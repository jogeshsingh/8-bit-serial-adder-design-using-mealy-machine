==> flow/design.v <==
 module DATA_PATH( i_clk , reset , sum , a_in , b_in ,  p_STATE, Count_out , B_o , A_o);
 parameter WIDTH_2 = 8;
 parameter WIDTH_8 = 4 ;
 input i_clk , reset ;
 input [WIDTH_2-1:0] a_in ;
 input [WIDTH_2-1:0] b_in ;
 output [WIDTH_2-1:0] sum ; 
 output [WIDTH_8-1:0] Count_out ;
 output [WIDTH_2-1:0] B_o ;
 output [WIDTH_2-1:0] A_o ;
 wire [WIDTH_2-1:0] s_out ;  
 wire s ;
 wire Run ;
 output p_STATE ;
 assign Run = |Count_out ;
 control_FSM CU( i_clk , reset , A_o , B_o , p_STATE , s );
 Shift_Reg_b B_REG ( b_in , B_o ,i_clk ,  reset , 1'b1) ;  
 Shift_Reg_a A_REG ( a_in , A_o , i_clk , reset , 1'b1  );
 Shift_reg_sum SUM_reg( 8'b0 , sum , i_clk ,s ,  reset , Run );
 down_counter DOWN_COUNTER(i_clk , reset ,Run , Count_out);
 endmodule
`timescale 1ns / 1ps
module Shift_Reg_a( A_in , A_o , i_clk , ld_A , shift_A  );
parameter N = 8;
input i_clk ;
input [N-1:0] A_in ;
input ld_A ;
input shift_A ;
output reg [N-1:0] A_o ;
always @ (posedge i_clk )
begin
 if (ld_A)
  begin
   A_o <= A_in ;
   end
          else if (shift_A)
     begin
      A_o <= {A_in, A_o[7:1]} ;       
       end
       else
         begin
       A_o <= 8'b0000_0000;
       end
       end
endmodule
`timescale 1ns / 1ps
module Shift_Reg_b ( B_in , B_o , i_clk ,  ld_B , shift_B  );
parameter N2 = 8;
input i_clk ;
input [N2-1:0] B_in ;
input ld_B ;
input shift_B ;
output reg [N2-1:0] B_o ;
always @ (posedge i_clk )
          begin
        if (ld_B)
                  begin
            B_o <= B_in ;
              end
             else if (shift_B)
               begin
                         B_o <= {B_in, B_o[7:1]} ;  
       end
           else
     begin
       B_o <= 8'b0000_0000;
       end
   end
endmodule
`timescale 1ns / 1ps
module control_FSM( i_clk , reset , A_o , B_o , p_STATE, s_reg  );
parameter WIDTH5 = 8;
input i_clk ;
input reset ;
input [WIDTH5-1:0] A_o , B_o ;
output reg  p_STATE ;
reg  nEXT_STATE ; 
parameter G = 0 ;
parameter H = 1 ;
output reg s_reg ;
always @ (posedge i_clk)
 begin
    if (reset ==1'b1)
      begin
        p_STATE <= G ;
          end
     else
       begin
        p_STATE <= nEXT_STATE ;
          end
       end
 always @ (A_o or B_o or p_STATE )
   begin
      case (p_STATE )
        G : begin
              s_reg = A_o[0]^B_o[0] ; 
                if (A_o[0]& B_o[0])
                 nEXT_STATE = H ;
                  else
                   nEXT_STATE = G ;
                   end 
        H : begin
              s_reg = ~(A_o[0]^B_o[0]);
                 if (~A_o[0]& ~B_o[0])
                    nEXT_STATE = G ;
                     else
                      nEXT_STATE = H  ;
                       end
                  default : nEXT_STATE = G ;
             endcase
        end     
endmodule
`timescale 1ns / 1ps
module down_counter(
i_clk , reset ,en , Count_out
    );
	 parameter DATA_WIDTH = 4 ;
input i_clk ;
input reset ;
input en ;
output reg [DATA_WIDTH-1:0] Count_out ;
always @ (posedge i_clk)
 begin
        if (reset==1'b1)
          begin
           Count_out <= 4'b1000 ;
            end
         else if (en==1'b1) 
            begin
              Count_out <= Count_out - 1'b1 ;
                end
             else
                begin
                   Count_out <= 4'b0000 ; 
                    end  
            end                
endmodule
`timescale 1ns / 1ps
module Shift_reg_sum ( s_in , s_out , i_clk ,w3 ,  reset , shift_s );
parameter N3 = 8;
input i_clk ;
input reset ;
input [N3-1:0] s_in ;
input shift_s ;
input w3 ;
output reg [N3-1:0] s_out ;
always @ (posedge i_clk )
          begin
        if (reset)
                  begin
            s_out <= s_in ;
              end
             else if (shift_s)
               begin
                         s_out <= {s_in, s_out[7:1]} ;     
                  s_out[7] <= w3  ;
       end
           else
     begin
       s_out <= 8'b0000_0000;
       end
   end
endmodule
---- From RTL to reports: DATA_PATH ----
Tool output for the design above, in the order of the flow.
Line numbers count from 1 in the design file above.
Cell names lack the library's common part.
Not given: n/a
design
  design top .............................. DATA_PATH
  clock ................................... i_clk
  standard-cell library ................... sky130hd
  library corner .......................... tt_025C_1v80

---- Word-level counts ----
Source: Yosys, flattened and elaborated, memories not mapped. Widths are those after wreduce. Registers that Yosys merges into a memory's read port (data or address) are not register bits. Print and check cells do not count. Equal cells are merged and count once.
operators by class
  reductions and logical operators ........ 2
  bitwise gates (word level) .............. 8
  muxes and demuxes ....................... 7
  $add $sub $neg .......................... 1
operators with widths
  cell                                       number
  2-to-1 mux 8 bit                           2
  NOT 1 bit                                  5
  subtractor 4 x 1 -> 4 bit with constant B  1
  OR reduction 4 bit                         1
  2-to-1 mux 4 bit                           1
  parallel mux 1 bit (select 2 bit)          2
  AND 1 bit                                  2
  OR reduction 2 bit                         1
  2-to-1 mux 1 bit                           2
  bitwise XOR 1 bit                          1
storage and ports
  bits in registers ....................... 29
  output and inout port bits .............. 29
  input port bits ......................... 18
  word-level cells ........................ 25

---- Longest topological paths ----
Depth = most cells in a row (Yosys ltp): at word level without a register or memory, in the mapped netlist without a sequential cell, where the memories' decode and read muxes count.
logic depth
  depth in word-level cells ............... 4
  ABC_AREA ................................ 0
  mapped depth ............................ 4
  mapped depth without buffers ............ 4

---- Mapped cells and area ----
The flow's flattened synthesis, as Yosys stat reports it; memories are mapped. The netlist is that of the ABC_AREA named above (0 if unset); the other value can give another one.
Totals and module areas in this step are rounded.
cells by type
  type      number
  dfxtp_1   29
  mux2_2    16
  nor3b_1   7
  ha_1      3
  nor3_1    4
  inv_1     4
  nor3b_2   1
  buf_2     2
  a211o_1   1
  o31a_1    1
  xnor2_1   1
  a211oi_1  1
  buf_4     1
  nand3b_1  1
  nor2_1    2
  nand2b_1  1
  a21oi_1   1
mapped netlist
  cell area after synthesis ............... 0.00098 mm²
  buffers ................................. 3
  standard cells after synthesis .......... 76
  flip-flop cells ......................... 29
  area of sequential cells ................ 0.00058 mm²
By module: a second synthesis without flattening, with its own total; a netlist apart from the flattened one above.
unflattened totals
  cells (unflattened synthesis) ........... 91
  area total of the unflattened synthesis .. 0.0011 mm²
Rows give one instance, submodules left out.
modules
  module         instances  sequential area (mm²)  cells  area (mm²)
  Shift_Reg_a    1          0.00016                21     0.00027
  Shift_Reg_b    1          0.00016                21     0.00027
  Shift_reg_sum  1          0.00016                21     0.00027
  down_counter   1          0.00008                16     0.00016
  control_FSM    1          0.00002                9      0.000083
  DATA_PATH      1          0                      3      0.000015

---- Path before layout ----
Path of least setup slack by OpenSTA after synthesis, without wires, with an ideal clock, recovery checks aside; 20% of the period is set as input and as output delay. Where synthesis merged equal registers, the netlist keeps one of their names.
timing path post-synthesis
  path type ............................... register to register
  from .................................... register DOWN_COUNTER.Count_out[0]
  to ...................................... register SUM_reg.s_out[7]
  arrival time ............................ 1070 ps
  slack ................................... 912 ps
  path buffers ............................ 0
  required time ........................... 1982 ps
  clock period ............................ 2120 ps
  library setup time ...................... 138 ps
  time at the first pin ................... 0 ps
  driving pins on the path ................ 5
  path delay .............................. 1208 ps
  period reached after synthesis .......... 1208 ps
"path delay" = arrival - input delay + setup time.
"driving pins on the path" counts driving pins, that of a launching flip-flop among them; a cell with two outputs on the path counts twice.
"period reached after synthesis" = period - worst setup slack (recovery checks aside). The figure is calculated, with input and output delays left at 20% of the set period.
Between the ends stands the longest chain of elaborated cells between them, by number of cells; it is not shown to be the way that was timed. Of several equally long chains one is given.
A line is the first line of the expression or statement that the cell stems from. Yosys adds cells for indexed reads and writes and turns some case tables into memories.
At most two assigning lines are given for a register; there are more.
on the way, post-synthesis
  cells stage by stage .................... dfxtp_1 -> inv_1 -> ha_1 -> nor3b_2 -> nor3_1
  cells in the longest elaborated chain ... 3
  elaborated cells between the ends (all ways) .. 3
  RTL lines with such cells ............... 1
  classes of those cells .................. 1 x logic; 2 x reduce/logical
ends and longest elaborated chain, post-synthesis
  what                line  source
  start, declared     121   output reg [DATA_WIDTH-1:0] Count_out ;
  start, assigned     126   Count_out <= 4'b1000 ;
  start, assigned     130   Count_out <= Count_out - 1'b1 ;
  OR reduction 4 bit  15    assign Run = |Count_out ;
  NOT 1 bit           n/a
  OR reduction 2 bit  n/a
  end, assigned       151   s_out <= s_in ;
  end, assigned       155   s_out <= {s_in, s_out[7:1]} ;
  end, declared       146   output reg [N3-1:0] s_out ;

---- Worst path after layout ----
Path of least setup slack in the final report of flow run 1 (OpenROAD, finished layout, wires in). Where an end is a register, its clock arrival counts in the times.
The report prints the path's times to 10 ps; the period is as set.
timing path after layout
  path type ............................... register to output
  from .................................... register B_REG.B_o[0]
  to ...................................... output B_o[0]
  driving pins on the path ................ 2
  slack ................................... 40 ps
  path buffers ............................ 1
  time at the first pin ................... 320 ps
  clock period ............................ 1170 ps
  arrival time ............................ 900 ps
  required time ........................... 940 ps
At most two assigning lines are given for a register; there are more.
on the way, after layout
  cells stage by stage .................... dfxtp_2 -> clkdlybuf4s15_2
  cells in the longest elaborated chain ... 0
  elaborated cells between the ends (all ways) .. 0
  RTL lines with such cells ............... 0
ends and longest elaborated chain, after layout
  what             line  source
  start, declared  53    output reg [N2-1:0] B_o ;
  start, assigned  58    B_o <= B_in ;
  start, assigned  62    B_o <= {B_in, B_o[7:1]} ;
  end, declared    9     output [WIDTH_2-1:0] B_o ;

Add stored flow runs of DATA_PATH

Settings and measured results of 2 stored flow runs for module DATA_PATH (sky130hd), not sorted in any way. The constraints put input and output delay at 20% of the set period each and load the outputs with 0.01 pF.
"reached clock period" is the run's clock period less its worst setup slack. It is reckoned from that one timing run; input and output delays stay at 20% of the period that was set.
By "worst path time" is meant the share of the clock period that the worst setup path is allowed (20% is reserved at inputs, 20% at outputs), minus its slack. Clock arrival times at its registers enter into it.
"total design power": no workload was simulated; the value follows from the tool's default switching activity.
"worst path time" is given in steps of 10 ps.
The results are shown rounded.

======== flow run 1 ========
==> flow/run.sh <==
#!/bin/bash
# the make line also repeats the synthesis and layout settings of config.mk as NAME=value (left out here)
make -C /OpenROAD-flow-scripts/flow DESIGN_CONFIG=/design/flow/config.mk WORK_HOME=/design/flow/orfs CLKGATE_MAP_FILE= finish
==> flow/config.mk <==
export PLATFORM = sky130hd
export DESIGN_NAME = DATA_PATH
export DESIGN_NICKNAME = DATA_PATH
export VERILOG_FILES = /design/flow/design.v
export SDC_FILE = /design/flow/constraint.sdc
export NUM_CORES = 4
export LEC_CHECK = 0
export CAP_MARGIN = 20
export CELL_PAD_IN_SITES_DETAIL_PLACEMENT = 2
export CELL_PAD_IN_SITES_GLOBAL_PLACEMENT = 0
export CORE_MARGIN = 6
export CORE_UTILIZATION = 28
export CTS_CLUSTER_DIAMETER = 279
export CTS_CLUSTER_SIZE = 35
export GPL_TIMING_DRIVEN = 1
export PLACE_DENSITY_LB_ADDON = 0.07
export SLEW_MARGIN = 20
==> flow/constraint.sdc <==
create_clock -name core_clock -period 1.17 [get_ports {i_clk}]
set_input_delay 0.2340 -clock core_clock [delete_from_list [all_inputs] [get_ports {i_clk}]]
set_output_delay 0.2340 -clock core_clock [all_outputs]
set_load 0.01 [all_outputs]

-------- measured, flow run 1 --------
  mapped cell area after synthesis ........ 0.00098 mm²
  utilization of the finished layout ...... 51 %
  sum of negative setup slack ............. 0 ps
  final worst hold slack .................. 470 ps
  reached clock period .................... 1130 ps
  area inside the die boundary ............ 0.005 mm²
  worst path time ......................... 900 ps
  worst path kind ......................... register to output
  worst setup slack after layout .......... 40 ps
  standard-cell area after routing ........ 0.0016 mm²
  total design power ...................... 2700 uW

======== flow run 2 ========
==> flow/run.sh <==
#!/bin/bash
# the make line also repeats the synthesis and layout settings of config.mk as NAME=value (left out here)
make -C /OpenROAD-flow-scripts/flow DESIGN_CONFIG=/design/flow/config.mk WORK_HOME=/design/flow/orfs CLKGATE_MAP_FILE= finish
==> flow/config.mk <==
export PLATFORM = sky130hd
export DESIGN_NAME = DATA_PATH
export DESIGN_NICKNAME = DATA_PATH
export VERILOG_FILES = /design/flow/design.v
export SDC_FILE = /design/flow/constraint.sdc
export NUM_CORES = 4
export LEC_CHECK = 0
export CAP_MARGIN = 20
export CELL_PAD_IN_SITES_DETAIL_PLACEMENT = 2
export CELL_PAD_IN_SITES_GLOBAL_PLACEMENT = 3
export CORE_MARGIN = 2
export CORE_UTILIZATION = 58
export GPL_ROUTABILITY_DRIVEN = 1
export HOLD_SLACK_MARGIN = 0.25
export MAX_ROUTING_LAYER = met5
export SETUP_SLACK_MARGIN = 0.11
export SLEW_MARGIN = 0
export TNS_END_PERCENT = 55
==> flow/constraint.sdc <==
create_clock -name core_clock -period 1.0 [get_ports {i_clk}]
set_input_delay 0.2000 -clock core_clock [delete_from_list [all_inputs] [get_ports {i_clk}]]
set_output_delay 0.2000 -clock core_clock [all_outputs]
set_load 0.01 [all_outputs]

-------- flow run 2 --------
  unfinished; error GPL-0301 in placement
